==> flow/design.v <==
package cmd_bits;
	localparam b_tx = 0, b_op_1 = 1, b_op_2 = 2, b_subres = 4, b_addres = 5, b_subop = 6, b_addop = 7;
endpackage
import cmd_bits::*;
module dev_fsm
#(
	parameter DW = 8	 
)
(
	input logic clk, rst, cs,
	input logic [DW - 1:0] din,
	output logic busy, drdy,
	output logic [DW - 1:0] dout
);
	enum logic [4:0] {ST_IDLE, ST_RCV_1, ST_RCV_2, ST_PROC, ST_TX} state, next_state;
	logic [DW - 1:0] result;
	logic [DW - 1:0] op_1;
	logic [DW - 1:0] op_2;
	logic [DW - 1:0] cmd;
	always_ff @ (posedge clk or negedge rst)
	begin
		if (~rst) state <= ST_IDLE;
		else state <= next_state;
	end
	always_comb
	begin
        next_state = state;
		case (state)
		ST_IDLE:
			if (cs)
			begin
				if (din[b_subres] || din[b_addres] || din[b_subop] || din[b_addop]) next_state = ST_RCV_1;
				else if (din[b_op_2]) next_state = ST_RCV_2;
				else next_state = ST_TX;
			end
		ST_RCV_1:
			next_state = ST_PROC;
		ST_RCV_2:
			if (cmd[b_tx]) next_state = ST_TX;
			else next_state = ST_IDLE;
		ST_PROC:
			next_state = ST_IDLE;
		ST_TX:
			next_state = ST_IDLE;
		default:
			next_state = ST_IDLE;
		endcase
	end
	always_ff @ (posedge clk or negedge rst)
	begin
		if (~rst)
		begin
			drdy <= 0;
			busy <= 0;
			result <= 0;
			op_1 <= 0;
			op_2 <= 0;
			cmd <= 0;
		end
		else
		begin
			drdy<=(next_state==ST_TX);
			busy<=!(next_state==ST_IDLE);
			case (state)
			ST_IDLE:
				if (cs) cmd<=din;
			ST_RCV_1:
				op_1<=din;
			ST_RCV_2:
				op_2<=din;
			ST_PROC: 
				case (cmd[DW - 1:DW - 4])
					4'b1000: result <= op_1 + op_2;
					4'b0100: result <= op_1 - op_2;
					4'b0010: result <= result + op_1;
					4'b0001: result <= result - op_1;
					default: $strobe("ERROR with operation %b", cmd[DW - 1:DW - 4]);
				endcase
			endcase
		end
	end
	assign dout = (state==ST_TX)?result:'bx;
endmodule
## Tool chain data of dev_fsm

Tool output for the design above, in the order of the flow.
Line numbers count from 1 in the design file above.
Operators carry their Yosys type and port widths (W data, S select, Z words).
Cell names lack the library's common part.
Not given: n/a

- Top: dev_fsm
- Clock: clk
- Library: sky130hd
- Timing corner: tt_025C_1v80

## Word level

Counts by Yosys on the flattened word-level netlist (proc, flatten, opt, wreduce; memories kept). Register bits leave out memories and registers merged into their read ports (data or address). Print and check cells are left out. Cells with the same type and inputs are merged into one.

- Bits in registers: 39
- Input bits: 11
- Output and inout port bits: 10
- Elaborated cells: 36

- Add/sub/neg operators: 4
- Equal/unequal tests: 9
- Muxes and demuxes: 7
- Reduce/logical cells: 9

Operators by type and width:

| kind | number |
|---|---|
| $pmux W8 S4 | 1 |
| $add A8 B8 Y8 | 2 |
| $sub A8 B8 Y8 | 2 |
| $pmux W5 S3 | 1 |
| $eq A5 B2 Y1 const B | 2 |
| $eq A5 B3 Y1 const B | 2 |
| $logic_not A5 Y1 | 2 |
| $mux W3 | 3 |
| $mux W8 | 1 |
| $eq A5 B1 Y1 const B | 1 |
| $mux W5 | 1 |
| $reduce_and A2 Y1 | 2 |
| $eq A4 B1 Y1 const B | 1 |
| $eq A4 B2 Y1 const B | 1 |
| $eq A4 B3 Y1 const B | 1 |
| $eq A4 B4 Y1 const B | 1 |
| $reduce_bool A4 Y1 | 1 |
| $logic_or A1 B1 Y1 | 3 |
| $logic_not A1 Y1 | 1 |

## Logic depth

Yosys ltp: most cells in a row. Word level: on the elaborated netlist, between registers, memories and ports. Mapped: between sequential cells and ports; inverters and the memories' decode and read muxes count.

- Depth after elaboration: 8
- ABC_AREA: 0
- Depth in mapped cells: 12

## After synthesis

Yosys stat after the flow's synthesis: flattened, memories mapped to cells. It holds for the ABC_AREA given above (unset counts as 0); a run with the other value may have another netlist.
Totals and module areas in this step are rounded.

Cells by type:

| cell | number |
|---|---|
| dfrtp_1 | 35 |
| ha_1 | 16 |
| xnor2_1 | 22 |
| mux2_2 | 17 |
| nor2_1 | 18 |
| nand2_1 | 16 |
| a21oi_1 | 11 |
| mux2i_1 | 5 |
| nor3_1 | 10 |
| nor4b_4 | 2 |
| o21ai_0 | 9 |
| xor2_1 | 5 |
| inv_1 | 11 |
| fa_1 | 2 |
| o21ai_1 | 6 |
| dfstp_2 | 1 |
| a221o_1 | 2 |
| a31oi_1 | 3 |

Not listed: further types 29, cells in them 36.

- Standard cells after synthesis: 227
- Cell area after synthesis: 2,330 µm²
- Sequential part of the area: 902 µm²
- Mapped flip-flops: 36
- Buffer cells: 7

## Timing after synthesis

OpenSTA on the mapped netlist: ideal clock, no wires. The path of least setup slack (recovery checks aside). Input and output delay are each 20% of the period. Register names are those of the netlist, which keeps one name where synthesis merged equal registers.

- Path type: register to register
- Start: register cmd[5]
- End: register result[6]
- Clock period: 3.57 ns
- Setup time: 0.126 ns
- Data arrival time: 2.505 ns
- Path slack: 0.939 ns
- Delay of the path: 2.631 ns
- Driving pins on the path: 11
- Path buffers: 1
- Synthesis period reached: 2.631 ns

"delay of the path" is the arrival time less input delay plus setup time.
"driving pins on the path" counts driving pins, that of a launching flip-flop among them; a cell with two outputs on the path counts twice.
"synthesis period reached" is the clock period less the worst setup slack; recovery checks do not enter. This is arithmetic on one report: input and output delays are still those of the set period (20% each).
Between the ends stands the longest chain of elaborated cells between them, by number of cells; it is not shown to be the way that was timed. Of several equally long chains one is given.
Each line given opens the expression or statement behind the cell; cells for indexed reads and writes are added by Yosys, which also makes memories of some case tables.
A register here has more assigning lines than the two given.

- Cell sequence: dfrtp_1 > buf_4 > nor4b_4 > mux2i_1 > fa_1 > a21o_1 > a21oi_1 > o21bai_1 > a21oi_1 > xnor2_1 > a221o_1
- Cells in the longest elaborated chain: 3
- Elaborated cells between the ends (all ways): 7
- RTL lines with such cells: 1
- Classes of those cells: eq/ne: 4; mux: 1; reduce/logical: 2

RTL lines, path after synthesis:

| what | line | RTL |
|---|---|---|
| start, declared | 19 | `logic [DW - 1:0] cmd;` |
| start, assigned | 58 | `cmd <= 0;` |
| start, assigned | 66 | `if (cs) cmd<=din;` |
| $eq A4 B1 Y1 | 72 | `case (cmd[DW - 1:DW - 4])` |
| $reduce_bool A4 Y1 | n/a |  |
| $reduce_and A2 Y1 | n/a |  |
| end, assigned | 73 | `4'b1000: result <= op_1 + op_2;` |
| end, assigned | 74 | `4'b0100: result <= op_1 - op_2;` |
| end, declared | 16 | `logic [DW - 1:0] result;` |

## Worst path after layout

From the final timing report of flow run 1: the path of least setup slack in the routed layout; clock arrival at registers is part of the times.

- Path type: register to register
- Start: register cmd[5]
- End: register result[6]
- Clock period: 4.36 ns
- Setup time: 0.11 ns
- Data arrival time: 3.08 ns
- Path slack: 1.47 ns
- Driving pins on the path: 10
- Path buffers: 0

Between the ends stands the longest chain of elaborated cells between them, by number of cells; it is not shown to be the way that was timed. Of several equally long chains one is given.
A register here has more assigning lines than the two given.

- Cell sequence: dfrtp_1 > nor4b_4 > mux2i_1 > fa_1 > a21o_1 > a21oi_1 > o21bai_1 > a21oi_1 > xnor2_1 > a221o_1
- Cells in the longest elaborated chain: 3
- Elaborated cells between the ends (all ways): 7
- RTL lines with such cells: 1
- Classes of those cells: eq/ne: 4; mux: 1; reduce/logical: 2

RTL lines, path after layout:

| what | line | RTL |
|---|---|---|
| start, declared | 19 | `logic [DW - 1:0] cmd;` |
| start, assigned | 58 | `cmd <= 0;` |
| start, assigned | 66 | `if (cs) cmd<=din;` |
| $eq A4 B1 Y1 | 72 | `case (cmd[DW - 1:DW - 4])` |
| $reduce_bool A4 Y1 | n/a |  |
| $reduce_and A2 Y1 | n/a |  |
| end, assigned | 73 | `4'b1000: result <= op_1 + op_2;` |
| end, assigned | 74 | `4'b0100: result <= op_1 - op_2;` |
| end, declared | 16 | `logic [DW - 1:0] result;` |

Data sheet: physical implementation of dev_fsm

2 stored runs of dev_fsm in the flow (synthesis by Yosys, layout by OpenROAD, sky130hd cells), in arbitrary order. Constraints: input delay and output delay 20% of the set period each, output load 0.01 pF.
"critical path time" = time allowed to the worst setup path (clock period - input delay - output delay, where it has them) - its slack; a late launch clock adds to it, a late capture clock takes from it.
"total power after layout" is the tool's figure for a default switching activity; nothing was simulated.
Values from the reports are rounded here.

### Flow run 1

Settings: `period_ns=4.36`, `CORE_UTILIZATION=33`, `PLACE_DENSITY_LB_ADDON=0.19`, `TNS_END_PERCENT=15`, `CTS_CLUSTER_DIAMETER=286`, `CAP_MARGIN=35`, `MIN_ROUTING_LAYER=met1`, `MAX_ROUTING_LAYER=met5`, `CORE_MARGIN=2`, `SLEW_MARGIN=20`

- Synthesized cell area: 2,330 µm²
- Total power after layout: 2,050 µW
- Full die area: 7,760 µm²
- Critical path time: 2.89 ns
- Worst setup path type: register to register
- Worst setup slack after layout: 1.47 ns
- Setup total negative slack: 0.000 ns
- Utilization in the final report: 0.398

### Flow run 2

Settings: `period_ns=3.55`, `CORE_UTILIZATION=69`, `SETUP_SLACK_MARGIN=0.89`, `PLACE_DENSITY_LB_ADDON=0.18`, `TNS_END_PERCENT=95`, `ABC_AREA=1`, `CAP_MARGIN=35`, `MAX_ROUTING_LAYER=met4`, `CORE_MARGIN=2`, `SLEW_MARGIN=20`

- Synthesized cell area: 2,440 µm²
- Total power after layout: 2,830 µW
- Full die area: 4,030 µm²
- Critical path time: 2.41 ns
- Worst setup path type: register to register
- Worst setup slack after layout: 1.14 ns
- Setup total negative slack: 0.000 ns
- Utilization in the final report: 0.835
